==> flow/design.v <==
module currency_val #(
    parameter CURRENCY_WIDTH = 7   
)(
    input wire clk,  
    input wire  rstn,   
    input wire [CURRENCY_WIDTH-1:0] currency_value,  
    input wire currency_valid,     
		input wire dispense_valid,  
    output reg [CURRENCY_WIDTH-1:0] total_currency,    
    output  reg currency_avail  
);
 reg currency_valid_sync_0, currency_valid_sync_1;  
 reg [CURRENCY_WIDTH-1 : 0] currency_value_r0, currency_value_r1;  
    always @(posedge clk or negedge rstn) begin    
        if (!rstn) begin
            currency_valid_sync_0 <= 0;
            currency_valid_sync_1 <= 0;
						currency_value_r0 <= 'h0;
						currency_value_r1 <= 'h0;
        end else begin    
            currency_valid_sync_0 <= currency_valid;
            currency_valid_sync_1 <= currency_valid_sync_0;
						currency_value_r0 <= currency_value;  
						currency_value_r1 <= currency_value_r0;  
        end
    end
    always @(posedge clk or negedge rstn) begin 
        if (!rstn) begin
            total_currency <= 0;
            currency_avail <= 0;
        end else begin
            if (currency_valid_sync_1) begin  
                total_currency <= total_currency + currency_value_r1;  
                currency_avail <= 1;
            end else if (dispense_valid) begin  
                currency_avail <= 0;
								total_currency <= 'h0;  
            end
        end
    end
endmodule
== Tool chain data of currency_val ==
What the tools print for currency_val, step after step.
Lines are those of the file above, counted from 1.
Library cell names are shortened.
The mark - stands for no value.

* Design top: currency_val
* Clock: clk
* Cell library: sky130hd
* Library corner: tt_025C_1v80

== Word level ==
Counts by Yosys on the flattened word-level netlist (proc, flatten, opt, wreduce; memories kept). Register bits leave out memories and registers merged into their read ports (data or address). Print and check cells are left out. Cells with the same type and inputs are merged into one.

* Add/sub/neg operators: 1
* Mux-type cells: 4
* Reduce/logical cells: 1

{| class="wikitable"
|+ Operators by type and width
! cell !! count
|-
| 7-bit two-way mux || 2
|-
| 7-bit adder || 1
|-
| 2-bit nonzero test || 1
|-
| 1-bit two-way mux || 2
|}

* Register bits: 24
* Cells after elaboration: 12

== Logic depth ==
Yosys ltp: most cells in a row. Word level: on the elaborated netlist, between registers, memories and ports. Mapped: between sequential cells and ports; inverters and the memories' decode and read muxes count.

* Word-level depth: 2
* ABC_AREA: 0
* Depth in mapped cells: 7

== Mapped cells and area ==
Yosys stat after the flow's synthesis: flattened, memories mapped to cells. It holds for the ABC_AREA given above (unset counts as 0); a run with the other value may have another netlist.
The area totals of this step are shown rounded.

* Cells in the netlist: 71
* Cell area after synthesis: 0.00094 mm²
* Flip-flop cells: 24
* Buffers: 0

{| class="wikitable"
|+ Cells by type
! type !! count
|-
| dfrtp_1 || 24
|-
| ha_1 || 6
|-
| o21ai_0 || 7
|-
| nand2_1 || 7
|-
| fa_1 || 1
|-
| inv_1 || 5
|-
| xnor2_1 || 2
|-
| xor2_1 || 2
|-
| a21oi_1 || 3
|-
| nor2b_4 || 1
|-
| a32o_1 || 1
|-
| o211a_1 || 1
|-
| a22o_1 || 1
|-
| a32oi_1 || 1
|-
| nor4b_1 || 1
|-
| a211oi_1 || 1
|-
| a21o_1 || 1
|-
| nand3b_1 || 1
|}

Other cell types: 5; their cells: 5.

== Path before layout ==
OpenSTA on the mapped netlist: ideal clock, no wires. The path of least setup slack (recovery checks aside). Input and output delay are each 20% of the period. Register names are those of the netlist, which keeps one name where synthesis merged equal registers.

* Path kind: register -> register
* Start: reg total_currency[0]
* End: reg total_currency[4]
* Launch time at the first pin: 0.000 ns
* Delay of the path: 1.805 ns
* Setup slack: 0.666 ns
* Stages on the path: 8
* Library setup time: 0.122 ns
* Arrival time: 1.683 ns
* Clock period: 2.47 ns
* Synthesis period reached: 1.804 ns

"delay of the path" = arrival - input delay + setup time.
"stages on the path": output pins that drive a net of the path, with the launching flip-flop's if there is one; two outputs of one cell count as two.
"synthesis period reached" is the clock period less the worst setup slack; recovery checks do not enter. This is arithmetic on one report: input and output delays are still those of the set period (20% each).
Between the ends stands the longest chain of elaborated cells between them, by number of cells; it is not shown to be the way that was timed. Of several equally long chains one is given.
Each line given opens the expression or statement behind the cell; cells for indexed reads and writes are added by Yosys, which also makes memories of some case tables.
At most two assigning lines are given for a register; there are more.

* Cell sequence: dfrtp_1 ha_1 inv_1 fa_1 nor2b_4 o21a_1 or3_1 a32o_1
* Length of the longest elaborated chain: 2
* Elaborated cells on any way between the ends: 2
* Those cells by class: 1 x add/sub; 1 x mux

{| class="wikitable"
|+ Ends and longest elaborated chain, after synthesis
! what !! RTL line !! text
|-
| start, declared || 9 || <nowiki>output reg [CURRENCY_WIDTH-1:0] total_currency,</nowiki>
|-
| start, assigned || 29 || <nowiki>total_currency <= 0;</nowiki>
|-
| start, assigned || 33 || <nowiki>total_currency <= total_currency + currency_value_r1;</nowiki>
|-
| 7-bit adder || 33 ||
|-
| 7-bit two-way mux || 32 || <nowiki>if (currency_valid_sync_1) begin</nowiki>
|-
| end, assigned || 29 ||
|-
| end, assigned || 33 ||
|-
| end, declared || 9 ||
|}

== Path in the finished layout ==
Path of least setup slack in the final report of flow run 1 (OpenROAD, finished layout, wires in). Where an end is a register, its clock arrival counts in the times.

* Path kind: register -> register
* Start: reg total_currency[0]
* End: reg total_currency[4]
* Library setup time: 0.10 ns
* Setup slack: 0.73 ns
* Stages on the path: 8
* Launch time at the first pin: 0.25 ns
* Arrival time: 2.01 ns
* Clock period: 2.59 ns

Between the ends stands the longest chain of elaborated cells between them, by number of cells; it is not shown to be the way that was timed. Of several equally long chains one is given.
At most two assigning lines are given for a register; there are more.

* Cell sequence: dfrtp_1 ha_1 inv_1 fa_1 nor2b_4 o21a_1 or3_1 a32o_1
* Length of the longest elaborated chain: 2
* Elaborated cells on any way between the ends: 2
* Those cells by class: 1 x add/sub; 1 x mux

{| class="wikitable"
|+ Ends and longest elaborated chain, post-layout
! what !! RTL line !! text
|-
| start, declared || 9 || <nowiki>output reg [CURRENCY_WIDTH-1:0] total_currency,</nowiki>
|-
| start, assigned || 29 || <nowiki>total_currency <= 0;</nowiki>
|-
| start, assigned || 33 || <nowiki>total_currency <= total_currency + currency_value_r1;</nowiki>
|-
| 7-bit adder || 33 ||
|-
| 7-bit two-way mux || 32 || <nowiki>if (currency_valid_sync_1) begin</nowiki>
|-
| end, assigned || 29 ||
|-
| end, assigned || 33 ||
|-
| end, declared || 9 ||
|}

## Implementation results

Measured results for currency_val: 2 stored runs of the Yosys and OpenROAD flow on sky130hd. The settings differ; the order carries no meaning. The constraints put input and output delay at 20% of the set period each and load the outputs with 0.01 pF.
By "period reached" is meant the clock period of the run minus its worst setup slack. This is arithmetic on one report: input and output delays are still those of the set period (20% each).
"allowed time less slack (worst setup path)" = time allowed to the worst setup path (clock period - input delay - output delay, where it has them) - its slack; a late launch clock adds to it, a late capture clock takes from it.
"total power after layout": no workload was simulated; the value follows from the tool's default switching activity.
Results are given in rounded form.

=== Flow run 1 ===
{| class="wikitable"
! Setting !! Value
|-
| period_ns || 2.59
|-
| CORE_UTILIZATION || 25
|-
| CELL_PAD_IN_SITES_DETAIL_PLACEMENT || 0
|-
| GPL_TIMING_DRIVEN || 1
|-
| GPL_ROUTABILITY_DRIVEN || 1
|-
| MAX_ROUTING_LAYER || met4
|-
| CAP_MARGIN || 20
|-
| CORE_MARGIN || 2
|-
| SLEW_MARGIN || 20
|-
! Result !! Value
|-
| Allowed time less slack (worst setup path) || 1.86 ns
|-
| Kind of the worst setup path || register -> register
|-
| Total power after layout || 1200 uW
|-
| Area inside the die boundary || 0.0043 mm²
|-
| Worst hold slack in the final report || 0.35 ns
|-
| Final utilization || 0.35
|-
| Post-synthesis cell area || 0.00094 mm²
|-
| Setup slack of the worst path || 0.73 ns
|-
| Period reached || 1.865 ns
|-
| Standard-cell area after layout || 0.0013 mm²
|-
| Sum of negative setup slack || 0.000 ns
|}

=== Flow run 2 ===
{| class="wikitable"
! Setting !! Value
|-
| period_ns || 3.22
|-
| CORE_UTILIZATION || 57
|-
| PLACE_DENSITY || 0.48
|-
| HOLD_SLACK_MARGIN || 0.15
|-
| CORE_MARGIN || 6
|-
| SLEW_MARGIN || 15
|-
| CAP_MARGIN || 20
|-
! Result !! Value
|-
| Allowed time less slack (worst setup path) || 1.29 ns
|-
| Kind of the worst setup path || register -> output
|-
| Total power after layout || 900 uW
|-
| Area inside the die boundary || 0.0028 mm²
|-
| Worst hold slack in the final report || 0.36 ns
|-
| Final utilization || 0.79
|-
| Post-synthesis cell area || 0.00094 mm²
|-
| Setup slack of the worst path || 1.3 ns
|-
| Period reached || 1.937 ns
|-
| Standard-cell area after layout || 0.0012 mm²
|-
| Sum of negative setup slack || 0.000 ns
|}
